==> flow/design.v <==
module spi_slave (rstb,ten,tdata,mlb,ss,sck,sdin, sdout,done,rdata);
  input rstb,ss,sck,sdin,ten,mlb;
  input [7:0] tdata;
  output sdout;            
  output reg done;
  output reg [7:0] rdata;
  reg [7:0] treg,rreg;
  reg [3:0] nb;
  wire sout;
  assign sout=mlb?treg[7]:treg[0];
  assign sdout=( (!ss)&&ten )?sout:1'bz;  
always @(posedge sck or negedge rstb)
  begin
    if (rstb==0)
		begin rreg = 8'h00;  rdata = 8'h00; done = 0; nb = 0; end    
	else if (!ss) begin 
			if(mlb==0)   
				begin rreg ={sdin,rreg[7:1]}; end
			else      
				begin rreg ={rreg[6:0],sdin}; end  
			nb=nb+1;
			if(nb!=8) done=0;
			else  begin rdata=rreg; done=1; nb=0; end
		end	  
  end
always @(negedge sck or negedge rstb)
  begin
	if (rstb==0)
		begin treg = 8'hFF; end
	else begin
		if(!ss) begin			
			if(nb==0) treg=tdata;
			else begin
			   if(mlb==0)   
					begin treg = {1'b1,treg[7:1]}; end
			   else      
					begin treg = {treg[6:0],1'b1}; end			
			end
		end  
	 end  
  end  
endmodule
==> Tool chain data of spi_slave <==
Tool output for the design above, in the order of the flow.
Lines are those of the file above, counted from 1.
Operators: Yosys type, input widths -> output width; for muxes data width and select width s.
Cell names lack the library's common part.
{ "setup": {"top": "spi_slave", "clk_port": "sck", "lib": "sky130hd", "corner": "tt_025C_1v80"} }

==> Word level <==
Yosys after proc, flatten, opt, wreduce and memory -nomap, before mapping. Enables and synchronous resets that opt folds into registers are not counted as muxes. Memory bits, and registers merged into a memory's read port (data or address), are not among the register bits. Print and check cells are not counted. Equal cells are merged and count once.
{ "op_classes": {"n_addsub": 1, "eq_ne": 1, "muxes": 7, "n_logic": 2, "reduce_and_logical": 4} }
{ "op_table": {"columns": ["op", "count"], "rows": [
  ["$mux 8", 3],
  ["$add 4x1->4 const B", 1],
  ["$ne 4x4->1 const B", 1],
  ["$logic_not 4->1", 1],
  ["$mux 4", 1],
  ["$mux 1", 3],
  ["$not 1->1", 2],
  ["$reduce_and 2->1", 1],
  ["$logic_and 1x1->1", 1],
  ["$logic_not 1->1", 1]
]} }
{ "word_totals": {"regBits": 29, "input_bits": 14, "output_inout_bits": 10, "elab_cells": 20} }

==> Logic depth <==
Yosys ltp: most cells in a row. Word level: on the elaborated netlist, between registers, memories and ports. Mapped: between sequential cells and ports; inverters and the memories' decode and read muxes count.
{ "depth": {"word_depth": 4, "ABC_AREA": 0, "depth_mapped": 6, "depth_no_buf": 5} }

==> Netlist <==
Source: synth_stat.txt of the flow (Yosys; design flattened, memories mapped). It holds for the ABC_AREA given above (unset counts as 0); a run with the other value may have another netlist.
{ "mapped": {"cell_count": 120, "yosys_area_um2": 1432.6, "seq_area_um2": 735.7, "flip_flops": 29, "n_buf": 6} }
{ "types": {"columns": ["cell_type", "count", "area_total_um2"], "rows": [
  ["dfrtp_1", 21, 525.504],
  ["mux2_2", 26, 292.781],
  ["dfstp_2", 8, 210.202],
  ["o31ai_1", 8, 60.058],
  ["a211oi_1", 6, 45.043],
  ["nor2b_1", 7, 43.792],
  ["nand2_1", 9, 33.782],
  ["nor2_1", 9, 33.782],
  ["ha_1", 2, 25.024],
  ["a211oi_4", 1, 20.019],
  ["clkbuf_1", 5, 18.768],
  ["inv_1", 4, 15.014],
  ["nand2b_1", 2, 12.512],
  ["nor3b_2", 1, 12.512],
  ["a21bo_2", 1, 10.01],
  ["o41ai_1", 1, 8.758],
  ["or3b_2", 1, 8.758],
  ["xnor2_1", 1, 8.758]
]} }
Other cell types: 7; their cells: 7.

==> runs of spi_slave <==
spi_slave through Yosys and OpenROAD on sky130hd: 2 stored runs, unordered, with their settings and measured results. The constraints put input and output delay at 20% of the set period each and load the outputs with 0.01 pF.
"finish__power__total": no workload was simulated; the value follows from the tool's default switching activity.

settings of run A
{
  "period_ns": 2.19,
  "CORE_UTILIZATION": 50,
  "SETUP_SLACK_MARGIN": 0.15,
  "PLACE_DENSITY_LB_ADDON": 0.24,
  "HOLD_SLACK_MARGIN": 0.26,
  "CELL_PAD_IN_SITES_GLOBAL_PLACEMENT": 2,
  "GPL_ROUTABILITY_DRIVEN": 1,
  "CTS_CLUSTER_SIZE": 73,
  "MAX_ROUTING_LAYER": "met4",
  "CAP_MARGIN": 20,
  "CORE_MARGIN": 2,
  "SLEW_MARGIN": 20
}
report of run A
yosys chip area after synthesis (um^2): 1432.6
finish__design__die__area: 3309.7
finish__design__instance__area__stdcell: 2063.2
finish__design__instance__utilization: 0.7547
finish__timing__setup__ws: -0.463
finish__timing__setup__tns: -2.332
finish__timing__hold__ws: 0.439
finish__power__total: 2.444e-03

settings of run B
{
  "period_ns": 3.31,
  "CORE_UTILIZATION": 57,
  "SETUP_SLACK_MARGIN": 0.68,
  "PLACE_DENSITY_LB_ADDON": 0.05,
  "CELL_PAD_IN_SITES_GLOBAL_PLACEMENT": 0,
  "GPL_ROUTABILITY_DRIVEN": 0,
  "MIN_ROUTING_LAYER": "met1",
  "CAP_MARGIN": 20,
  "CORE_MARGIN": 2,
  "SLEW_MARGIN": 20
}
report of run B
yosys chip area after synthesis (um^2): 1432.6
finish__design__die__area: 2930.6
finish__design__instance__area__stdcell: 2079.5
finish__design__instance__utilization: 0.8549
finish__timing__setup__ws: -0.166
finish__timing__setup__tns: -0.166
finish__timing__hold__ws: 0.504
finish__power__total: 1.591e-03
