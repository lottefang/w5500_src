==> flow/design.v <==
module mspi(
					clk,		 
					rst,		 
					clk_div,	 
					wr,			 
					wr_len,		 
					wr_done,	 
					wrdata,		 
					rddata,		 
					sck,		 
					sdi,		 
					sdo,		 
					ss,			 
					ready		 
					);
input				clk;
input				rst;
input	[7:0]		clk_div;
input				wr;
input	[1:0]		wr_len;
input	[31:0]		wrdata;
output	[31:0]		rddata;
output				wr_done;
output				sck;
output				sdo;
output				ready;
output				ss;
input				sdi;
parameter clock_polarity = 1;   
parameter 	BYTE_NUM_1	= 0;
parameter	BYTE_NUM_2	= 1;
parameter	BYTE_NUM_4	= 2;
reg		[31:0]		dat;
reg					rsck;
reg		[7:0]		cnt;
reg					busy;
reg		[4:0]		state;
reg		[4:0]		bit_number;
reg		[31:0]		rddata;
reg		[1:0]		wr_reg;
reg		[4:0]		busy_reg;
reg					wr_done_reg;
reg					rd_clr;
wire	sdo = dat[31];
wire	sck = busy? rsck:clock_polarity;
wire	sdi_tick = (cnt==clk_div>>1) ;  
wire	sdo_tick = (cnt==clk_div) ;
wire	wr_pos = (wr_reg[1:0] == 2'b01) ;
wire	ready = !(wr_pos||busy);
wire	ss = !busy;
wire	wr_done = wr_done_reg;
always @(posedge clk or posedge rst)
if(rst)
	cnt <= 0;
else if(cnt<clk_div && busy)
	cnt <= cnt + 1;
else
	cnt <= 1;
always @(posedge clk or posedge rst)
if(rst)
  rsck  <= 0;
else if(sdi_tick)
  rsck  <= 1;
else if(sdo_tick)
  rsck  <= 0;
always @(posedge clk or posedge rst)
if(rst)
  bit_number  <= 8;
else case(wr_len)
	  BYTE_NUM_1:	bit_number <= 8;			 
	  BYTE_NUM_2:	bit_number <= 16;			 
	  BYTE_NUM_4:	bit_number <= 32;			 
  default:
		bit_number <= 8;
endcase
always @(posedge clk or posedge rst)
if(rst)
  wr_reg  <= 0;
else
  wr_reg  <= {wr_reg[0],wr};
always @(posedge clk or posedge rst)
if(rst)
	busy <= 0;
else if(wr_pos && !busy)
	busy <= 1;
else if(state==bit_number && sdo_tick)
	busy <= 0;
always@(posedge clk or posedge rst)
if(rst)
	state  <= 0;
else if(wr_pos && !busy)
	state  <= 1;
else if(state==bit_number && sdo_tick)
	state  <= 0;
else if(sdo_tick)
	state  <= state + 1;  
always @(posedge clk or posedge rst)
if(rst)
	dat  <= 0;
else if(wr_pos && !busy)
	dat  <= wrdata;
else if(sdo_tick && busy && state!=bit_number)
	dat  <= dat<<1;
always @(posedge clk or posedge rst)
if(rst)
	rddata  <= 0;
else if(rd_clr)
	rddata  <= 0;
else if(sdi_tick && busy)
	rddata  <= {rddata[30:0],sdi};
always @(posedge clk or posedge rst)
if(rst)
	busy_reg[4:0]  <= 0;
else
	busy_reg[4:0]  <= {busy_reg[3:0],busy};
always @(posedge clk or posedge rst)
if(rst)
	begin
		wr_done_reg <= 0;
		rd_clr		<= 0;
	end
else
	begin
		wr_done_reg  <= (busy_reg[4:0]==5'b11100);
		rd_clr		<=	(busy_reg[4:0]==5'b11000);
	end
endmodule
======== From RTL to reports: mspi ========
What the tools print for mspi, step after step.
Lines are those of the file above, counted from 1.
Library cell names are shortened.
The mark -- stands for no value.
inputs
  top module .............................. mspi
  clock input ............................. clk
  standard-cell library ................... sky130hd
  timing corner ........................... tt_025C_1v80

======== Word level ========
Yosys after proc, flatten, opt, wreduce and memory -nomap, before mapping. Memory bits, and registers merged into a memory's read port (data or address), are not among the register bits. Print and check cells are not counted. Equal cells are merged and count once.
storage and ports
  bits in registers ....................... 93
  cells after elaboration ................. 51
cells by class
  add/sub/neg operators ................... 2
  order comparisons ....................... 1
  equality and inequality tests ........... 9
  mux-type cells .......................... 14
  reduce/logical cells .................... 14
operators by type and width
  operator                                                                number
  32-bit 2-to-1 mux                                                       4
  5-bit 2-to-1 mux                                                        3
  5-bit equality test (second input constant)                             2
  5-bit case mux with 2-bit select                                        1
  2-bit nonzero test                                                      4
  8-bit by 1-bit adder with 8-bit output (second input constant)          1
  8-bit by 7-bit equality test with 1-bit output                          1
  8-bit less-than comparator                                              1
  8-bit equality test                                                     1
  8-bit 2-to-1 mux                                                        1
  1-bit logical AND                                                       6
  5-bit by 1-bit adder with 5-bit output (second input constant)          1
  5-bit equality test                                                     1
  5-bit != test                                                           1
  1-bit 2-to-1 mux                                                        5
  2-bit by 1-bit equality test with 1-bit output (second input constant)  2
  3-bit nonzero test                                                      1
  1-bit logical NOT                                                       2
  2-bit equality test (second input constant)                             1
  1-bit logical OR                                                        1

======== Longest topological paths ========
Longest topological path by Yosys (ltp), each cell counted once; first at word level (registers and memories cut), then after technology mapping (sequential cells cut; the memories' decode and read muxes count).
depth
  depth in word-level cells ............... 5
  ABC_AREA ................................ 0
  gate-level depth with buffers ........... 7

======== Netlist ========
Yosys stat after the flow's synthesis: flattened, memories mapped to cells. It holds for the ABC_AREA given above (unset counts as 0); a run with the other value may have another netlist.
cells by type
  type      number  area in all (µm²)
  dfrtp_1   89      2.23E+03
  nand2b_1  66      412.896
  o221a_1   31      349.085
  mux2i_1   34      340.326
  ha_1      12      150.144
  xor2_1    11      96.342
  inv_1     14      52.55
  buf_6     4       45.043
  buf_2     7       35.034
  nand4_1   5       31.28
  a21oi_1   6       30.029
  nand3_1   6       30.029
  nor3_1    6       30.029
  dfstp_2   1       26.275
  xnor2_1   3       26.275
  nor2_1    6       22.522
  nand3_2   2       20.019
  a31oi_1   3       18.768
Other cell types: 22; their cells: 35.
synthesis totals
  cell count .............................. 341
  synthesis area .......................... 4195.3 µm²
  sequential area ......................... 2253.4 µm²
  flip-flop cells ......................... 90
  buffers ................................. 16

======== Path before layout ========
Source: OpenSTA report_checks on the synthesized netlist (no wires, ideal clock, input and output delay 20% of the period each), path of least setup slack; recovery checks are left aside. Register names are those of the netlist, which keeps one name where synthesis merged equal registers.
path post-synthesis
  path kind ............................... input to register
  from .................................... input clk_div[6]
  to ...................................... register dat[1]
  period .................................. 3.3 ns
  library setup time ...................... 0.123 ns
  arrival ................................. 1.933 ns
  required time ........................... 3.177 ns
  setup slack ............................. 1.244 ns
  delay of the path ....................... 1.396 ns
  stages on the path ...................... 7
  path buffers ............................ 1
  synthesis period reached ................ 2.056 ns
"delay of the path" = arrival - input delay + setup time.
"stages on the path" counts driving pins, that of a launching flip-flop among them; a cell with two outputs on the path counts twice.
"synthesis period reached" is the clock period less the worst setup slack; recovery checks do not enter. This is arithmetic on one report: input and output delays are still those of the set period (20% each).
Between the ends stands the longest chain of elaborated cells between them, by number of cells; it is not shown to be the way that was timed. Of several equally long chains one is given.
Each line given opens the expression or statement behind the cell; cells for indexed reads and writes are added by Yosys, which also makes memories of some case tables.
A register here has more assigning lines than the two given.
on the way, post-synthesis
  path through ............................ inv_1 ha_1 nand4_1 nor2_4 nand3_2 buf_2 o221a_1
  length of the longest elaborated chain .. 5
  elaborated cells on any way between the ends .. 6
  RTL lines with such cells ............... 3
  those cells by class .................... 1 x eq/ne; 2 x mux; 3 x reduce/logical
ends and longest elaborated chain, post-synthesis
  what                            line  text
  from (decl)                     18    input [7:0] clk_div;
  8-bit equality test             47    wire sdo_tick = (cnt==clk_div) ;
  1-bit logical AND (2 in a row)  102   else if(sdo_tick && busy && state!=bit_number)
  32-bit 2-to-1 mux               102
  32-bit 2-to-1 mux               100   else if(wr_pos && !busy)
  to (assign)                     101   dat <= wrdata;
  to (assign)                     103   dat <= dat<<1;
  to (decl)                       33    reg [31:0] dat;

======== Path in the finished layout ========
From the final timing report of record 1: the path of least setup slack in the routed layout; clock arrival at registers is part of the times.
path after layout
  path kind ............................... register to register
  from .................................... register cnt[1]
  to ...................................... register dat[1]
  period .................................. 2.2 ns
  library setup time ...................... 0.11 ns
  arrival ................................. 2.09 ns
  required time ........................... 2.43 ns
  setup slack ............................. 0.33 ns
  stages on the path ...................... 8
  path buffers ............................ 2
Between the ends stands the longest chain of elaborated cells between them, by number of cells; it is not shown to be the way that was timed. Of several equally long chains one is given.
A register here has more assigning lines than the two given.
on the way, after layout
  path through ............................ dfrtp_2 ha_4 nand4_1 nor2_4 buf_4 nand3_4 buf_12 o221a_1
  length of the longest elaborated chain .. 5
  elaborated cells on any way between the ends .. 6
  RTL lines with such cells ............... 3
  those cells by class .................... 1 x eq/ne; 2 x mux; 3 x reduce/logical
ends and longest elaborated chain, after layout
  what                            line  text
  from (decl)                     35    reg [7:0] cnt;
  from (assign)                   54    cnt <= 0;
  from (assign)                   56    cnt <= cnt + 1;
  8-bit equality test             47    wire sdo_tick = (cnt==clk_div) ;
  1-bit logical AND (2 in a row)  102   else if(sdo_tick && busy && state!=bit_number)
  32-bit 2-to-1 mux               102
  32-bit 2-to-1 mux               100   else if(wr_pos && !busy)
  to (assign)                     101   dat <= wrdata;
  to (assign)                     103   dat <= dat<<1;
  to (decl)                       33    reg [31:0] dat;

Subject: mspi on sky130hd, stored results

Hello all,

Stored flow runs of mspi (2 of them; Yosys, OpenROAD, sky130hd). They differ in their settings and are not a sequence. Constraints: input delay and output delay 20% of the set period each, output load 0.01 pF.
"period achieved" means the clock period less the worst setup slack. The figure is calculated, with input and output delays left at 20% of the set period.
"time of the worst setup path" = time allowed to the worst setup path (clock period - input delay - output delay, where it has them) - its slack; a late launch clock adds to it, a late capture clock takes from it.
"total power of the final layout" rests on the timing tool's default activity at the inputs, not on a simulated workload.

======== record 1 ========
==> flow/run.sh <==
#!/bin/bash
# the make line also repeats the synthesis and layout settings of config.mk as NAME=value (left out here)
make -C /OpenROAD-flow-scripts/flow DESIGN_CONFIG=/design/flow/config.mk WORK_HOME=/design/flow/orfs CLKGATE_MAP_FILE= finish
==> flow/config.mk <==
export PLATFORM = sky130hd
export DESIGN_NAME = mspi
export DESIGN_NICKNAME = mspi
export VERILOG_FILES = /design/flow/design.v
export SDC_FILE = /design/flow/constraint.sdc
export NUM_CORES = 4
export LEC_CHECK = 0
export CAP_MARGIN = 20
export CELL_PAD_IN_SITES_GLOBAL_PLACEMENT = 2
export CORE_MARGIN = 2
export CORE_UTILIZATION = 33
export CTS_CLUSTER_DIAMETER = 325
export PLACE_DENSITY_LB_ADDON = 0.3
export SETUP_SLACK_MARGIN = 0.52
export SLEW_MARGIN = 20
==> flow/constraint.sdc <==
create_clock -name core_clock -period 2.2 [get_ports {clk}]
set_input_delay 0.4400 -clock core_clock [delete_from_list [all_inputs] [get_ports {clk}]]
set_output_delay 0.4400 -clock core_clock [all_outputs]
set_load 0.01 [all_outputs]

-------- measured, record 1 --------
  total negative setup slack .............. 0.000 ns
  standard-cell area after layout ......... 6205.9 µm²
  time of the worst setup path ............ 1.87 ns
  worst setup path kind ................... register to register
  total power of the final layout ......... 5.439 mW
  period achieved ......................... 1.867 ns
  die footprint ........................... 13630.6 µm²
  final utilization ....................... 49.6 %
  chip area after synthesis (Yosys) ....... 4195.3 µm²
  worst slack on setup checks ............. 0.333 ns

======== record 2 ========
==> flow/run.sh <==
#!/bin/bash
# the make line also repeats the synthesis and layout settings of config.mk as NAME=value (left out here)
make -C /OpenROAD-flow-scripts/flow DESIGN_CONFIG=/design/flow/config.mk WORK_HOME=/design/flow/orfs CLKGATE_MAP_FILE= finish
==> flow/config.mk <==
export PLATFORM = sky130hd
export DESIGN_NAME = mspi
export DESIGN_NICKNAME = mspi
export VERILOG_FILES = /design/flow/design.v
export SDC_FILE = /design/flow/constraint.sdc
export NUM_CORES = 4
export LEC_CHECK = 0
export CAP_MARGIN = 20
export CELL_PAD_IN_SITES_GLOBAL_PLACEMENT = 1
export CORE_MARGIN = 3
export CORE_UTILIZATION = 56
export GPL_TIMING_DRIVEN = 0
export HOLD_SLACK_MARGIN = 0.11
export PLACE_DENSITY_LB_ADDON = 0.11
export SLEW_MARGIN = 20
export TNS_END_PERCENT = 10
==> flow/constraint.sdc <==
create_clock -name core_clock -period 1.25 [get_ports {clk}]
set_input_delay 0.2500 -clock core_clock [delete_from_list [all_inputs] [get_ports {clk}]]
set_output_delay 0.2500 -clock core_clock [all_outputs]
set_load 0.01 [all_outputs]

-------- measured, record 2 --------
  total negative setup slack .............. -39.501 ns
  total power of the final layout ......... 8.097 mW
  die footprint ........................... 8566.4 µm²
  worst slack on setup checks ............. -0.592 ns
  standard-cell area after layout ......... 5477.8 µm²
  time of the worst setup path ............ 1.84 ns
  worst setup path kind ................... register to register
  final utilization ....................... 78.0 %
  chip area after synthesis (Yosys) ....... 4195.3 µm²
  period achieved ......................... 1.842 ns

Thanks
